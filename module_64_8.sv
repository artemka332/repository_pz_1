==> flow/design.v <==
module FSM_out
(
    input clk,
    input reset_n,
    input [63:0] fifo_data,
    input req,
    output reg data_end,
    output reg read_enable,
    output reg strobe_out,
    output reg [7:0] data_out
);
reg [3:0] state;
always @(posedge clk)
begin
    if(!reset_n)
    begin
      read_enable <= 0;
      state <= 0;
      strobe_out <= 0;
      data_out <= 0;
      data_end <= 0; 
    end
    else
    begin
        case(state)
            0: begin
                if(req)
                begin
                    state <= 1;
                    read_enable <= 1;
                end
                else state <= 0;
            end
            1: begin
               read_enable <= 0;
               strobe_out <= 1;
               data_out <= fifo_data[7:0];
               state <= 2; 
            end
            2: begin
                data_out <= fifo_data[15:8];
                state <= 3;
            end
            3: begin
                data_out <= fifo_data[23:16];
                state <= 4;
            end
            4: begin
                data_out <= fifo_data[31:24];
                state <= 5;
            end
            5: begin
               data_out <= fifo_data[39:32];
               state <= 6;
            end
            6: begin
                data_out <= fifo_data[47:40];
                state <= 7;
            end
            7: begin
                data_out <= fifo_data[55:48];
                state <= 8;
            end
            7: begin
                data_out <= fifo_data[63:56];
                data_end <= 1;
                state <= 8;
            end
            8: begin
                strobe_out <= 0;
                data_end <= 0;
                state <= 0;
            end
        endcase
    end
end
endmodule
module module_64_8
#(parameter width = 64, parameter depth = 8)
(
    input   clk,                                 
    input   reset_n,                             
    input   strobe_in,                           
    input   [width-1:0] input_data,              
    input   req_data,                            
    output  ready,                               
    output data_end,                             
    output  strobe_out,                          
    output  [7:0] data_out,                      
    output [$clog2(depth)-1:0]  write_counter
);
reg [width-1:0] mem [depth-1:0];
reg [$clog2(depth):0] wr_adr;
reg [$clog2(width):0] rd_adr;
wire read_enable;
wire full = (wr_adr[$clog2(width)-1:0] == rd_adr[$clog2(width)-1:0]) && (wr_adr[$clog2(width)]!= rd_adr[$clog2(width)]);
wire empty = wr_adr == rd_adr;
assign write_counter = wr_adr - rd_adr;
assign ready = empty;
always @(posedge clk)
begin
    if(!reset_n)  
    begin
       wr_adr <= 0; 
    end
    else
    begin
        if(strobe_in && !full)
        begin
          wr_adr <= wr_adr + 1;  
        end
    end
end
always @(posedge clk)
begin
    if(strobe_in && !full)
    begin
        mem[wr_adr[$clog2(width)-1:0]] <= input_data;  
    end
end
always @(posedge clk)
begin
    if(!reset_n)
    begin
       rd_adr <= 0; 
    end
    else
    begin
        if(read_enable)
        begin
           rd_adr <= rd_adr + 1;  
        end
    end
end
reg [width-1:0] data_out_fifo;
always @(posedge clk)
begin
    if(!reset_n)
    begin
        data_out_fifo <= 0;
    end
    else
    begin
        if(read_enable)
        begin
           data_out_fifo <=  mem[rd_adr[$clog2(width)-1:0]];  
        end
    end
end
FSM_out FSM_out_1
(
    .clk            (clk),
    .reset_n        (reset_n),
    .fifo_data      (data_out_fifo),
    .req            (req_data),
    .data_end       (data_end),
    .read_enable    (read_enable),
    .strobe_out     (strobe_out),
    .data_out       (data_out)
);
endmodule
Reports on module_64_8
The steps from the RTL of module_64_8 to its reports follow in flow order.
Line numbers count from 1 in the design file above.
Cell names lack the library's common part.
Not given: -
- top module: module_64_8
- clock port: clk
- library: sky130hd
- corner: tt_025C_1v80

Elaborated design
Yosys after proc, flatten, opt, wreduce and memory -nomap, before mapping. Memory bits, and registers merged into a memory's read port (data or address), are not among the register bits. Print and check cells are not counted. Equal cells are merged and count once.
Memory sizes are those after Yosys's memory passes, which may raise the word count (mostly to a power of two), join words into wider ones and drop unused or constant bits.
- noted $add $sub $neg: 3
- equality and inequality tests: 10
- noted multiplexer cells: 9
- noted reduce/logical cells: 7
- operators with widths (operator ; count):
    two-way mux 64 bit ; 1
    parallel mux 8 bit (select 7 bit) ; 1
    parallel mux 4 bit (select 9 bit) ; 1
    equality test 4 x 3 -> 1 bit (second input constant) ; 4
    nonzero test 9 bit ; 1
    equality test 4 x 2 -> 1 bit (second input constant) ; 2
    equality test 4 x 7 -> 1 bit ; 1
    adder 7 x 1 -> 7 bit (second input constant) ; 1
    nonzero test 7 bit ; 1
    nonzero test 2 bit ; 2
    adder 4 x 1 -> 4 bit (second input constant) ; 1
    equality test 4 x 1 -> 1 bit (second input constant) ; 1
    equality test 4 bit (second input constant) ; 1
    zero test 4 bit ; 1
    parallel mux 1 bit (select 2 bit) ; 2
    subtractor 3 bit ; 1
    two-way mux 3 bit ; 1
    two-way mux 1 bit ; 3
    != test 2 bit (second input constant) ; 1
    AND reduction 2 bit ; 1
    zero test 1 bit ; 1
- word width x clocked read ports: 64
- noted bits in writable memories: 512
- flip-flop bits (word level) at 25
- output and inout bits at 14
- memories at 1
- input bits: 68
- memories (memory ; words ; width ; rd ports ; wr ports ; line ; source):
    mem ; 8 ; 64 ; 1 ; 1 ; 92 ; reg [width-1:0] mem [depth-1:0];

Logic depth
Longest topological path by Yosys (ltp), each cell counted once; first at word level (registers and memories cut), then after technology mapping (sequential cells cut; the memories' decode and read muxes count).
- noted depth in word-level cells: 3
- ABC_AREA: 0
- gate-level depth with buffers at 7

After synthesis
Yosys stat after the flow's synthesis: flattened, memories mapped to cells. It holds for the ABC_AREA given above (unset counts as 0); a run with the other value may have another netlist.
The area totals of this step are shown rounded.
- cell area after synthesis: 19700 um^2
- noted flip-flops: 534
- sequential area: 15200 um^2
- noted mapped cells: 1022
- cell types (type ; count ; area in all (um^2)):
    edfxtp_1 ; 448 ; 1.35E+04
    mux4_2 ; 112 ; 2.52E+03
    dfxtp_1 ; 86 ; 1.72E+03
    o22ai_1 ; 56 ; 350.336
    o21ai_0 ; 59 ; 295.283
    nor2_1 ; 71 ; 266.506
    a22oi_1 ; 24 ; 180.173
    clkbuf_1 ; 45 ; 168.912
    o221a_1 ; 7 ; 78.826
    buf_2 ; 15 ; 75.072
    nor3_1 ; 11 ; 55.053
    ha_1 ; 4 ; 50.048
    nor2b_1 ; 8 ; 50.048
    buf_6 ; 4 ; 45.043
    nand2_1 ; 12 ; 45.043
    and2_1 ; 7 ; 43.792
    nand3_1 ; 8 ; 40.038
    nand2b_1 ; 6 ; 37.536
Not listed: further types 19, cells in them 39.
The figures by module come from a second, unflattened synthesis with its own total; it is not the netlist above.
- cell total of the unflattened synthesis at 1349
- area total of the unflattened synthesis: 23200 um^2
Each row is one instance without its submodules.
- by module (module ; instances ; area (um^2) ; cells ; seq. area (um^2)):
    module_64_8 ; 1 ; 22200 ; 1242 ; 16900
    FSM_out ; 1 ; 1010 ; 107 ; 380

Path before layout
Path of least setup slack by OpenSTA after synthesis, without wires, with an ideal clock, recovery checks aside; 20% of the period is set as input and as output delay. Where synthesis merged equal registers, the netlist keeps one of their names.
- path kind: input to register
- from: in strobe_in
- to: mem mem[1][0]
- required time: 7.751 ns
- launch time at the first pin at 1.658 ns
- noted path buffers: 0
- period at 8.29 ns
- noted arrival: 5.581 ns
- noted delay of the path: 4.462 ns
- external input delay: 1.658 ns
- path slack: 2.171 ns
- noted driving pins on the path: 2
- synthesis period reached: 6.119 ns
"delay of the path" is the arrival time less input delay plus setup time.
"driving pins on the path" counts driving pins, that of a launching flip-flop among them; a cell with two outputs on the path counts twice.
"synthesis period reached" = period - worst setup slack (recovery checks aside). The figure is calculated, with input and output delays left at 20% of the set period.
The rows between start and end are the longest chain of elaborated cells between them; the timing report does not say that the signal goes this way. Where chains are equally long, one stands for them.
A line is the first line of the expression or statement that the cell stems from. Yosys adds cells for indexed reads and writes and turns some case tables into memories.
The path ends at the enable pin of a flip-flop; only ways to that pin are counted.
- path through: nand2_1 -> nor3_1
- cells in the longest elaborated chain: 1
- elaborated cells on any way between the ends at 2
- RTL lines, path after synthesis (what ; line ; source):
    from (decl) ; 83 ; input   strobe_in,
    two-way mux 3 bit ; 116 ; if(strobe_in && !full)
    to (decl) ; 92 ; reg [width-1:0] mem [depth-1:0];

Timing after layout
Path of least setup slack in the final report of job 1 (OpenROAD, finished layout, wires in). Where an end is a register, its clock arrival counts in the times.
- path kind: register to output
- from: reg rd_adr[0]
- to: out write_counter[1]
- path slack: 2.39 ns
- period at 6.58 ns
- noted output delay: 1.32 ns
- launch time at the first pin at 0.58 ns
- noted path buffers: 1
- required time: 5.26 ns
- noted arrival: 2.87 ns
- noted driving pins on the path: 5
The rows between start and end are the longest chain of elaborated cells between them; the timing report does not say that the signal goes this way. Where chains are equally long, one stands for them.
- path through: dfxtp_4 -> ha_1 -> fa_1 -> inv_1 -> clkdlybuf4s50_1
- cells in the longest elaborated chain: 1
- elaborated cells on any way between the ends at 1
- RTL lines, path after layout (what ; line ; source):
    from (decl) ; 94 ; reg [$clog2(width):0] rd_adr;
    from (assign) ; 125 ; rd_adr <= 0;
    from (assign) ; 131 ; rd_adr <= rd_adr + 1;
    subtractor 3 bit ; 98 ; assign write_counter = wr_adr - rd_adr;
    to (decl) ; 90 ; output [$clog2(depth)-1:0]  write_counter

==> runs of module_64_8 <==
Measured data: module module_64_8, platform sky130hd, 2 stored runs of the flow under differing settings, order arbitrary. Input and output delays are each 20% of the period that was set; the output load is 0.01 pF.
"period reached" is the run's clock period less its worst setup slack. It is reckoned from that one timing run; input and output delays stay at 20% of the period that was set.
"total power of the final layout" is the tool's figure for a default switching activity; nothing was simulated.
Values from the reports are rounded here.

Job 1
Settings were period_ns = 6.58; SETUP_SLACK_MARGIN = -0.02; CAP_MARGIN = 20; CORE_MARGIN = 2; CORE_UTILIZATION = 40; SLEW_MARGIN = 20
- total power of the final layout: 7100 uW
- total negative slack on setup checks: 0.000 ns
- noted the Yosys chip area after synthesis: 19700 um^2
- area of the die at 51200 um^2
- noted the standard-cell area after routing: 22900 um^2
- period reached: 4.187 ns
- setup slack of the worst path: 2.39 ns

Job 2
Settings were period_ns = 9.52; CORE_UTILIZATION = 21; SETUP_SLACK_MARGIN = -0.65; PLACE_DENSITY_LB_ADDON = 0.04; CORE_MARGIN = 3; CELL_PAD_IN_SITES_DETAIL_PLACEMENT = 1; TNS_END_PERCENT = 40; ABC_AREA = 0; GPL_TIMING_DRIVEN = 0; GPL_ROUTABILITY_DRIVEN = 0; CTS_CLUSTER_SIZE = 14; SLEW_MARGIN = 20; MAX_ROUTING_LAYER = met5; CAP_MARGIN = 20
- total power of the final layout: 5420 uW
- total negative slack on setup checks: 0.000 ns
- noted the Yosys chip area after synthesis: 19700 um^2
- area of the die at 97800 um^2
- noted the standard-cell area after routing: 24900 um^2
- period reached: 5.084 ns
- setup slack of the worst path: 4.44 ns
